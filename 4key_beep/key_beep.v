==> flow/design.v <==
module beep_control(
		input 		sys_clk,
		input 		rst_n,
		input 		key_flag,
		input 		key_value,
		output reg 	beep
);
always@(posedge sys_clk or negedge rst_n)
begin
	if(!rst_n)
		beep <= 1'b1;			 
		else if(key_flag && (~key_value))	 
		beep <= ~beep;
end
endmodule 
module key_beep(
		input 		sys_clk,
		input 		rst_n,
		input 		key,
		output 		beep
);
wire key_value;
wire key_flag;
key_debounce u_key_debounce(
			.sys_clk			(sys_clk),
			.rst_n			(rst_n),
			.key				(key),
			.key_flag		(key_flag),
			.key_value		(key_value)
);
beep_control u_beep_control(
			 .sys_clk 			(sys_clk),
			 .rst_n 				(rst_n),
			 .key_value 		(key_value),
			 .key_flag 			(key_flag),
			 .beep 				(beep),
 );
endmodule
module key_debounce(
		input 		sys_clk,
		input 		rst_n,
		input 		key,		 
		output 		reg key_flag,	 
		output 		reg key_value	 
);
reg [31:0] delay_cnt;
reg 			key_reg;
always@(posedge sys_clk or negedge rst_n)
begin
	if(!rst_n)
		begin
			key_reg <= 1'b1;
			delay_cnt <= 32'b0;
		end
	else 
		begin
			key_reg <= key;						 
			if(key_reg != key)					 
				delay_cnt <= 32'd1000000;		 
			else if(key_reg == key)	
					begin
						if(delay_cnt >= 32'd0)			 
							delay_cnt = delay_cnt - 1'b1;
						else 
							delay_cnt <= delay_cnt;
					end
		end
end
always@(posedge sys_clk or negedge rst_n)
begin
		if(!rst_n)
			begin
				key_flag <= 1'b0;
				key_value <= 4'b1;				 
			end
		else if(delay_cnt == 32'd1)			 
						begin
							key_flag <= 1'b1;				 
							key_value <= key;				 
						end
					else
						begin
							key_flag <= 1'b0;
							key_value <= key_value;
						end
end
endmodule 
---- Step by step through the tools: key_beep ----
Tool output for the design above, in the order of the flow.
Line numbers count from 1 in the design file above.
Operators: Yosys type, input widths -> output width; for muxes data width and select width s.
Cell names lack the library's common part.
A cell with - has no value.
design
  top module .............................. key_beep
  clock input ............................. sys_clk
  cell library ............................ sky130hd
  library corner .......................... tt_025C_1v80

---- Word level ----
Counts by Yosys on the flattened word-level netlist (proc, flatten, opt, wreduce; memories kept). Register bits leave out memories and registers merged into their read ports (data or address). Print and check cells are left out. Cells with the same type and inputs are merged into one.
storage and ports
  bits in writable memories ............... 0
  register bits ........................... 36
  bits of input ports ..................... 3
  memory bits (read-only) ................. 0
  clocked read ports x word width ......... 0
  memory cells ............................ 0
  bits in latches ......................... 0
operators by class
  shift-type cells ........................ 0
  reduce/logical cells .................... 4
  magnitude comparators ................... 1
  $add $sub $neg .......................... 1
  multipliers ............................. 0
  bitwise gates (word level) .............. 2
  eq/ne operators ......................... 3
  mux-type cells .......................... 4
  div/mod/pow operators ................... 0
operators by type and width
  kind                   number
  $mux 32                3
  $sub 32x1->32 const B  1
  $ge 32x1->1 const B    1
  $eq 32x1->1 const B    1
  $reduce_bool 2->1      2
  $not 1->1              2
  $reduce_and 2->1       1
  $eq 1x1->1             1
  $ne 1x1->1             1
  $logic_and 1x1->1      1
  $mux 1                 1

---- Depth ----
Yosys ltp: most cells in a row. Word level: on the elaborated netlist, between registers, memories and ports. Mapped: between sequential cells and ports; inverters and the memories' decode and read muxes count.
depth
  depth after elaboration ................. 4
  ABC_AREA ................................ 0
  mapped depth ............................ 6

---- Netlist ----
Yosys stat after the flow's synthesis: flattened, memories mapped to cells. It holds for the ABC_AREA given above (unset counts as 0); a run with the other value may have another netlist.
synthesis totals
  cells in the netlist .................... 181
  chip area (Yosys) ....................... 1816.7 µm²
  buffer cells ............................ 5
  flip-flops .............................. 36
cells by type
  cell      number  total area (µm²)
  dfrtp_1   33      825.792
  a21oi_1   17      85.082
  o31ai_1   11      82.579
  or4_1     11      82.579
  dfstp_2   3       78.826
  xnor2_1   9       78.826
  nor4_1    11      68.816
  nor2_1    13      48.797
  o21ai_0   8       40.038
  nand3_1   6       30.029
  nor3_1    6       30.029
  nand2_1   7       26.275
  ha_1      2       25.024
  nand4_1   4       25.024
  or3_1     4       25.024
  or3_2     3       22.522
  or4_4     2       22.522
  nand2b_1  3       18.768
Other cell types: 21; their cells: 28.
By module: a second synthesis without flattening, with its own total; a netlist apart from the flattened one above.
second synthesis, totals
  cells (unflattened synthesis) ........... 177
  area total of the unflattened synthesis .. 1831.8 µm²
Rows give one instance, submodules left out.
modules
  module        area (µm²)  sequential area (µm²)  instances  cells
  key_debounce  1775.5      878.3                  1          174
  beep_control  56.3        26.3                   1          3
  key_beep      0.0         0.0                    1          0

---- Worst setup path after synthesis ----
Source: OpenSTA report_checks on the synthesized netlist (no wires, ideal clock, input and output delay 20% of the period each), path of least setup slack; recovery checks are left aside. Register names are those of the netlist, which keeps one name where synthesis merged equal registers.
timing after synthesis
  path kind ............................... reg-to-reg
  start ................................... register u_key_debounce.delay_cnt
  end ..................................... register u_key_debounce.delay_cnt
  arrival ................................. 2.186 ns
  library setup time ...................... 0.078 ns
  time at the first pin ................... 0.000 ns
  path delay .............................. 2.264 ns
  setup slack ............................. -0.143 ns
  stages .................................. 6
  required time ........................... 2.042 ns
  clock period ............................ 2.12 ns
  synthesis period reached ................ 2.263 ns
"path delay" is the arrival time less input delay plus setup time.
"stages": output pins that drive a net of the path, with the launching flip-flop's if there is one; two outputs of one cell count as two.
"synthesis period reached" is the clock period less the worst setup slack; recovery checks do not enter. This is arithmetic on one report: input and output delays are still those of the set period (20% each).
An end named without its bit number is one bit of that signal or, where synthesis recoded a state register, one of its new flip-flops.
A register here has more assigning lines than the two given.
on the way, after synthesis
  cell sequence ........................... dfrtp_1 -> or4_4 -> or4_4 -> buf_6 -> or4_1 -> a21oi_1
RTL lines, path after synthesis
  what           line  text
  from (decl)    46    reg [31:0] delay_cnt;
  from (assign)  63    delay_cnt = delay_cnt - 1'b1;
  from (assign)  65    delay_cnt <= delay_cnt;
  to (assign)    63
  to (assign)    65
  to (decl)      46
No chain of elaborated cells between the ends is given.

---- Path in the finished layout ----
Path of least setup slack in the final report of job 1 (OpenROAD, finished layout, wires in). Where an end is a register, its clock arrival counts in the times.
timing after layout
  path kind ............................... reg-to-reg
  start ................................... register u_key_debounce.delay_cnt
  end ..................................... register u_key_debounce.delay_cnt
  arrival ................................. 2.48 ns
  stages .................................. 6
  setup slack ............................. 0.18 ns
  library setup time ...................... 0.07 ns
  clock period ............................ 2.44 ns
  required time ........................... 2.66 ns
  time at the first pin ................... 0.28 ns
An end named without its bit number is one bit of that signal or, where synthesis recoded a state register, one of its new flip-flops.
A register here has more assigning lines than the two given.
on the way, after layout
  cell sequence ........................... dfrtp_1 -> or4_4 -> or4_4 -> buf_6 -> or4_4 -> a21oi_2
RTL lines, path after layout
  what           line  text
  from (decl)    46    reg [31:0] delay_cnt;
  from (assign)  63    delay_cnt = delay_cnt - 1'b1;
  from (assign)  65    delay_cnt <= delay_cnt;
  to (assign)    63
  to (assign)    65
  to (decl)      46
No chain of elaborated cells between the ends is given.

==> results <==
Top module key_beep; platform sky130hd; tools Yosys and OpenROAD; 2 stored runs in no particular order. Input and output delays are each 20% of the period that was set; the output load is 0.01 pF.
By "period reached" is meant the clock period of the run minus its worst setup slack. This is arithmetic on one report: input and output delays are still those of the set period (20% each).
"critical setup path time" means the part of the period allowed to the worst setup path (the constraints hold back 20% at inputs and 20% at outputs) less its slack; where the path has registers, the arrival times of their clocks count too.
"total power of the final layout" is the tool's figure for a default switching activity; nothing was simulated.

======== job 1 ========
==> flow/run.sh <==
#!/bin/bash
# the make line also repeats the synthesis and layout settings of config.mk as NAME=value (left out here)
make -C /OpenROAD-flow-scripts/flow DESIGN_CONFIG=/design/flow/config.mk WORK_HOME=/design/flow/orfs CLKGATE_MAP_FILE= finish
==> flow/config.mk <==
export PLATFORM = sky130hd
export DESIGN_NAME = key_beep
export DESIGN_NICKNAME = key_beep
export VERILOG_FILES = /design/flow/design.v
export SDC_FILE = /design/flow/constraint.sdc
export NUM_CORES = 4
export LEC_CHECK = 0
export CAP_MARGIN = 20
export CORE_MARGIN = 2
export CORE_UTILIZATION = 40
export SETUP_SLACK_MARGIN = 0.49
export SLEW_MARGIN = 20
==> flow/constraint.sdc <==
create_clock -name core_clock -period 2.44 [get_ports {sys_clk}]
set_input_delay 0.4880 -clock core_clock [delete_from_list [all_inputs] [get_ports {sys_clk}]]
set_output_delay 0.4880 -clock core_clock [all_outputs]
set_load 0.01 [all_outputs]

-------- measured, job 1 --------
  total power of the final layout ......... 1552 uW
  utilization after routing ............... 0.536
  critical setup path time ................ 2.26 ns
  critical path kind ...................... reg-to-reg
  period reached .......................... 2.263 ns
  worst setup slack after layout .......... 0.177 ns
  standard-cell area after routing ........ 2334.7 µm²
  setup TNS ............................... 0.000 ns
  post-route worst hold slack ............. 0.493 ns
  cell area after synthesis ............... 1816.7 µm²
  area of the die ......................... 5097.2 µm²

======== job 2 ========
==> flow/run.sh <==
#!/bin/bash
# the make line also repeats the synthesis and layout settings of config.mk as NAME=value (left out here)
make -C /OpenROAD-flow-scripts/flow DESIGN_CONFIG=/design/flow/config.mk WORK_HOME=/design/flow/orfs CLKGATE_MAP_FILE= finish
==> flow/config.mk <==
export PLATFORM = sky130hd
export DESIGN_NAME = key_beep
export DESIGN_NICKNAME = key_beep
export VERILOG_FILES = /design/flow/design.v
export SDC_FILE = /design/flow/constraint.sdc
export NUM_CORES = 4
export LEC_CHECK = 0
export CAP_MARGIN = 10
export CELL_PAD_IN_SITES_DETAIL_PLACEMENT = 1
export CELL_PAD_IN_SITES_GLOBAL_PLACEMENT = 0
export CORE_ASPECT_RATIO = 1.23
export CORE_MARGIN = 2
export CORE_UTILIZATION = 60
export CTS_CLUSTER_DIAMETER = 215
export CTS_CLUSTER_SIZE = 87
export GPL_ROUTABILITY_DRIVEN = 1
export GPL_TIMING_DRIVEN = 0
export MAX_ROUTING_LAYER = met5
export PLACE_DENSITY_LB_ADDON = 0.05
export SETUP_SLACK_MARGIN = 0.04
export SLEW_MARGIN = 20
==> flow/constraint.sdc <==
create_clock -name core_clock -period 1.82 [get_ports {sys_clk}]
set_input_delay 0.3640 -clock core_clock [delete_from_list [all_inputs] [get_ports {sys_clk}]]
set_output_delay 0.3640 -clock core_clock [all_outputs]
set_load 0.01 [all_outputs]

-------- job 2 --------
  did not finish, routing stopped with DPL-0033
