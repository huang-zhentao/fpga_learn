==> flow/design.v <==
module flow_led(
		input sys_clk,		 
		input rst_n,
		output reg [3:0] led
);
reg [23:0] cnt;
always@(posedge sys_clk or negedge rst_n)
begin
	if(!rst_n)
		cnt <= 0;
	else if(cnt < 24'd1000_0000) 
		cnt <= cnt + 1'b1;
		else 
			cnt <= 24'd0;
end
always@(posedge sys_clk or negedge rst_n)
begin
	if(!rst_n)
		led <= 4'b0001;
	else if(cnt == 24'd1000_0000)
		led[3:0] <= {led[2:0],led[3]}; 
		else  
		led <= led;
end
endmodule
### Reports on flow_led

The steps from the RTL of flow_led to its reports follow in flow order.
Line numbers count from 1 in the design file above.
Operators carry their Yosys type and port widths (W data, S select, Z words).
Library cell names are shortened.
Not given: n/a

| inputs | value |
|---|---|
| top module | flow_led |
| clock input | sys_clk |
| library | sky130hd |
| library corner | tt_025C_1v80 |

### Elaborated design

Counts by Yosys on the flattened word-level netlist (proc, flatten, opt, wreduce; memories kept). Register bits leave out memories and registers merged into their read ports (data or address); mux counts leave out enables and synchronous resets folded into registers. Print and check cells are left out. Cells with the same type and inputs are merged into one.

| storage and ports | value |
|---|---|
| register bits | 28 |
| output and inout port bits | 4 |
| input port bits | 2 |

| cells by class | value |
|---|---|
| order comparisons | 1 |
| multiplexer cells | 1 |
| add/sub/neg operators | 1 |
| equality and inequality tests | 1 |

Operators with widths:

| kind | number |
|---|---|
| $add A24 B1 Y24 const B | 1 |
| $lt A24 B24 Y1 const B | 1 |
| $eq A24 B24 Y1 const B | 1 |
| $mux W24 | 1 |

### Logic depth

Depth = most cells in a row (Yosys ltp): at word level without a register or memory, in the mapped netlist without a sequential cell, where the memories' decode and read muxes count.

| depth | value |
|---|---|
| depth after elaboration | 2 |
| ABC_AREA | 0 |
| depth in mapped cells | 6 |
| gate-level depth less buffers | 6 |

### Synthesis result

Yosys stat after the flow's synthesis: flattened, memories mapped to cells. It holds for the ABC_AREA given above (unset counts as 0); a run with the other value may have another netlist.
Totals and module areas in this step are rounded.

Cell types:

| cell | number |
|---|---|
| dfrtp_1 | 27 |
| xnor2_1 | 11 |
| nand4_1 | 11 |
| nor2_1 | 18 |
| mux2_2 | 4 |
| or4_1 | 5 |
| xor2_1 | 4 |
| nand2_1 | 9 |
| nor4_1 | 5 |
| or3_1 | 5 |
| a21oi_1 | 6 |
| clkbuf_1 | 8 |
| o21ai_0 | 6 |
| and4_1 | 3 |
| dfstp_2 | 1 |
| ha_1 | 2 |
| nand3_1 | 5 |
| nor3_1 | 5 |

Other cell types: 11; their cells: 19.

| mapped netlist | value |
|---|---|
| synthesis area | 1,470 um^2 |
| buffers | 12 |
| flip-flop cells | 28 |
| mapped cells | 154 |

### Timing after synthesis

Path of least setup slack by OpenSTA after synthesis, without wires, with an ideal clock, recovery checks aside; 20% of the period is set as input and as output delay. Where synthesis merged equal registers, the netlist keeps one of their names.

| path after synthesis | value |
|---|---|
| path kind | register -> register |
| start point | register cnt[0] |
| end point | register cnt[20] |
| clock period | 1.96 ns |
| data required time | 1.882 ns |
| setup slack | 0.030 ns |
| buffers on the path | 0 |
| delay of the path | 1.930 ns |
| arrival | 1.852 ns |
| driving pins on the path | 6 |
| synthesis period reached | 1.93 ns |

"delay of the path" = arrival - input delay + setup time.
"driving pins on the path": output pins that drive a net of the path, with the launching flip-flop's if there is one; two outputs of one cell count as two.
"synthesis period reached" is the clock period less the worst setup slack; recovery checks do not enter. This is arithmetic on one report: input and output delays are still those of the set period (20% each).
Between the ends stands the longest chain of elaborated cells between them, by number of cells; it is not shown to be the way that was timed. Of several equally long chains one is given.
A line is the first line of the expression or statement that the cell stems from. Yosys adds cells for indexed reads and writes and turns some case tables into memories.
A register here has more assigning lines than the two given.

| between the ends, after synthesis | value |
|---|---|
| path through | dfrtp_1 -> ha_1 -> nand4_1 -> or4_1 -> or3_1 -> a21oi_1 |
| length of the longest elaborated chain | 2 |

RTL lines, path after synthesis:

| element | line | text |
|---|---|---|
| start: declaration | 6 | `reg [23:0] cnt;` |
| start: assignment | 10 | `cnt <= 0;` |
| start: assignment | 12 | `cnt <= cnt + 1'b1;` |
| $add A24 B1 Y24 | 12 |  |
| $mux W24 | 11 | `else if(cnt < 24'd1000_0000)` |
| end: assignment | 10 |  |
| end: assignment | 12 |  |
| end: declaration | 6 |  |

### Worst path after layout

Path of least setup slack in the final report of run A (OpenROAD, finished layout, wires in). Where an end is a register, its clock arrival counts in the times.

| path post-layout | value |
|---|---|
| path kind | register -> register |
| start point | register cnt[14] |
| end point | register cnt[7] |
| driving pins on the path | 6 |
| data required time | 4.24 ns |
| buffers on the path | 1 |
| arrival | 2.47 ns |
| setup slack | 1.78 ns |
| clock period | 4.03 ns |

Between the ends stands the longest chain of elaborated cells between them, by number of cells; it is not shown to be the way that was timed. Of several equally long chains one is given.
A register here has more assigning lines than the two given.

| between the ends, post-layout | value |
|---|---|
| path through | dfrtp_1 -> nor4b_1 -> o21ai_0 -> a221oi_2 -> buf_4 -> nor2_1 |
| length of the longest elaborated chain | 2 |

RTL lines, path post-layout:

| element | line | text |
|---|---|---|
| start: declaration | 6 | `reg [23:0] cnt;` |
| start: assignment | 10 | `cnt <= 0;` |
| start: assignment | 12 | `cnt <= cnt + 1'b1;` |
| $lt A24 B24 Y1 | 11 | `else if(cnt < 24'd1000_0000)` |
| $mux W24 | 11 |  |
| end: assignment | 10 |  |
| end: assignment | 12 |  |
| end: declaration | 6 |  |

Subject: flow_led on sky130hd, stored results

Hello all,

Settings and measured results of 2 stored flow runs for module flow_led (sky130hd), not sorted in any way. The constraints put input and output delay at 20% of the set period each and load the outputs with 0.01 pF.
"achieved clock period" is the run's clock period less its worst setup slack. It is reckoned from that one timing run; input and output delays stay at 20% of the period that was set.
"worst setup path time" = time allowed to the worst setup path (clock period - input delay - output delay, where it has them) - its slack; a late launch clock adds to it, a late capture clock takes from it.
"total power of the final layout": no workload was simulated; the value follows from the tool's default switching activity.
The results are shown rounded.
A setting shown as -- is not set for that run.

| stored run | period_ns | CORE_UTILIZATION | SETUP_SLACK_MARGIN | PLACE_DENSITY_LB_ADDON | CORE_MARGIN | CTS_CLUSTER_SIZE | MAX_ROUTING_LAYER | CAP_MARGIN | SLEW_MARGIN | TNS_END_PERCENT | lowest setup slack (ns) | total power of the final layout (mW) | area of the die (um^2) | worst setup path time (ns) | critical path type | standard-cell area after layout (um^2) | summed negative setup slack (ns) | achieved clock period (ns) | post-synthesis cell area (um^2) |
|---|---|---|---|---|---|---|---|---|---|---|---|---|---|---|---|---|---|---|---|
| run A | 4.03 | 65 | 0.41 | 0.19 | 7 | 74 | met4 | 20 | 20 | -- | 1.777 | 0.4656 | 3,790 | 2.25 | register -> register | 1,574 | 0.000 | 2.253 | 1,470 |
| run B | 2.44 | 69 | -- | 0.09 | 2 | -- | -- | 0 | 15 | 60 | 0.243 | 0.7759 | 2,516 | 2.20 | register -> register | 1,580 | 0.000 | 2.197 | 1,470 |

Thanks
